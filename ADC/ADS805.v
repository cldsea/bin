==> flow/design.v <==
module ADS805
		 (
			 input clk_fs, 
			 input rst_n,
			 input [11: 0]adc_in, 
			 output reg [11: 0]adc_data_u = 1'd0,
			 output reg signed [11: 0]adc_data_s = 1'd0
		 );
reg [11: 0]adc_data_reg = 1'd0;
reg signed [11: 0]adc_data_reg2 = 1'd0;
always@(negedge clk_fs or negedge rst_n)
begin
	if (!rst_n)
	begin
		adc_data_reg <= 1'd0;
	end
	else
	begin
		adc_data_reg <= adc_in;
	end
end
always@(posedge clk_fs or negedge rst_n)
begin
	if (!rst_n)
	begin
		adc_data_reg2 <= 1'd0;
		adc_data_u <= 1'd0;
		adc_data_s <= 1'd0;
	end
	else
	begin
		adc_data_reg2 <= {adc_data_reg[11], ~adc_data_reg[10: 0]}+1'd1;
		adc_data_u <= {~adc_data_reg2[11], adc_data_reg2[10: 0]};
		adc_data_s <= adc_data_reg2;
	end
end
endmodule
Tool chain data of ADS805
What the tools print for ADS805, step after step. Line numbers count from 1 in the design file above. Cell names lack the library's common part. The mark -- stands for no value.

Top: ADS805. Clock input: clk_fs. Standard-cell library: sky130hd. Corner: tt_025C_1v80.

Word level
Source: Yosys, flattened and elaborated, memories not mapped. Widths are those after wreduce; folded enables and synchronous resets count as part of the registers. Registers that Yosys merges into a memory's read port (data or address) are not register bits. Print and check cells do not count. Equal cells are merged and count once.

For input bits the number is 14. Bits in read-only memories: 0. The figure for output and inout bits is 24. The figure for bits in registers is 48. Under word width x clocked read ports stands 0. Bits in latches: 0. The figure for RAM bits is 0. For memories kept the number is 0.

Reduce/logical cells: 0. The figure for multiply operators is 0. Shift-type cells: 0. Divide/modulo/power cells: 0. Eq/ne operators: 0. The entry for bitwise gates (word level) reads 2. For muxes and demuxes the number is 0. Add/sub/neg operators: 1. Magnitude comparators: 0.

Operator list (count): 12-bit by 1-bit adder with 12-bit output with constant B (1); 11-bit inverter (1); 1-bit inverter (1).

Longest topological paths
Depth = most cells in a row (Yosys ltp): at word level without a register or memory, in the mapped netlist without a sequential cell, where the memories' decode and read muxes count.

The figure for depth in word-level cells is 2. The entry for ABC_AREA reads 0. The figure for mapped depth is 5. Under mapped depth without buffers stands 5.

Synthesis result
The flow's flattened synthesis, as Yosys stat reports it; memories are mapped. The netlist is that of the ABC_AREA named above (0 if unset); the other value can give another one.

The entry for flip-flops reads 37. Cell count: 77. Under chip area (Yosys) stands 1228.7 µm². For sequential area the number is 925.9 µm².

Cells by type: dfrtp_1 (count 25, area in all 625.6 µm²); dfrtn_1 (count 12, area in all 300.288 µm²); buf_4 (count 11, area in all 82.579 µm²); xnor2_1 (count 6, area in all 52.55 µm²); xor2_1 (count 4, area in all 35.034 µm²); nor4_4 (count 1, area in all 21.27 µm²); nor4_1 (count 3, area in all 18.768 µm²); ha_1 (count 1, area in all 12.512 µm²); nor3b_2 (count 1, area in all 12.512 µm²); inv_1 (count 3, area in all 11.261 µm²); nand4bb_1 (count 1, area in all 11.261 µm²); nor2_1 (count 3, area in all 11.261 µm²); nand3_1 (count 2, area in all 10.01 µm²); nor3_2 (count 1, area in all 10.01 µm²); nand2_1 (count 2, area in all 7.507 µm²); nand2b_1 (count 1, area in all 6.256 µm²).

==> runs of ADS805 <==
Design ADS805 on sky130hd. What follows are 2 stored runs of the flow, each under its own settings; their order means nothing. The constraints put input and output delay at 20% of the set period each and load the outputs with 0.01 pF.

Files of entry A:
==> flow/run.sh <==
#!/bin/bash
# the make line also repeats the synthesis and layout settings of config.mk as NAME=value (left out here)
make -C /OpenROAD-flow-scripts/flow DESIGN_CONFIG=/design/flow/config.mk WORK_HOME=/design/flow/orfs CLKGATE_MAP_FILE= finish
==> flow/config.mk <==
export PLATFORM = sky130hd
export DESIGN_NAME = ADS805
export DESIGN_NICKNAME = ADS805
export VERILOG_FILES = /design/flow/design.v
export SDC_FILE = /design/flow/constraint.sdc
export NUM_CORES = 4
export LEC_CHECK = 0
export CAP_MARGIN = 0
export CELL_PAD_IN_SITES_DETAIL_PLACEMENT = 2
export CORE_MARGIN = 2
export CORE_UTILIZATION = 46
export CTS_CLUSTER_DIAMETER = 109
export CTS_CLUSTER_SIZE = 82
export SETUP_SLACK_MARGIN = 0.39
export SLEW_MARGIN = 40
export TNS_END_PERCENT = 10
==> flow/constraint.sdc <==
create_clock -name core_clock -period 2.14 [get_ports {clk_fs}]
set_input_delay 0.4280 -clock core_clock [delete_from_list [all_inputs] [get_ports {clk_fs}]]
set_output_delay 0.4280 -clock core_clock [all_outputs]
set_load 0.01 [all_outputs]

Outcome of entry A: incomplete, placement halted on DPL-0033.

Files of entry B:
==> flow/run.sh <==
#!/bin/bash
# the make line also repeats the synthesis and layout settings of config.mk as NAME=value (left out here)
make -C /OpenROAD-flow-scripts/flow DESIGN_CONFIG=/design/flow/config.mk WORK_HOME=/design/flow/orfs CLKGATE_MAP_FILE= finish
==> flow/config.mk <==
export PLATFORM = sky130hd
export DESIGN_NAME = ADS805
export DESIGN_NICKNAME = ADS805
export VERILOG_FILES = /design/flow/design.v
export SDC_FILE = /design/flow/constraint.sdc
export NUM_CORES = 4
export LEC_CHECK = 0
export ABC_AREA = 1
export CAP_MARGIN = 20
export CELL_PAD_IN_SITES_GLOBAL_PLACEMENT = 2
export CORE_MARGIN = 2
export CORE_UTILIZATION = 68
export GPL_ROUTABILITY_DRIVEN = 0
export GPL_TIMING_DRIVEN = 0
export SLEW_MARGIN = 0
==> flow/constraint.sdc <==
create_clock -name core_clock -period 3.87 [get_ports {clk_fs}]
set_input_delay 0.7740 -clock core_clock [delete_from_list [all_inputs] [get_ports {clk_fs}]]
set_output_delay 0.7740 -clock core_clock [all_outputs]
set_load 0.01 [all_outputs]

Outcome of entry B: incomplete, placement halted on GPL-0301.
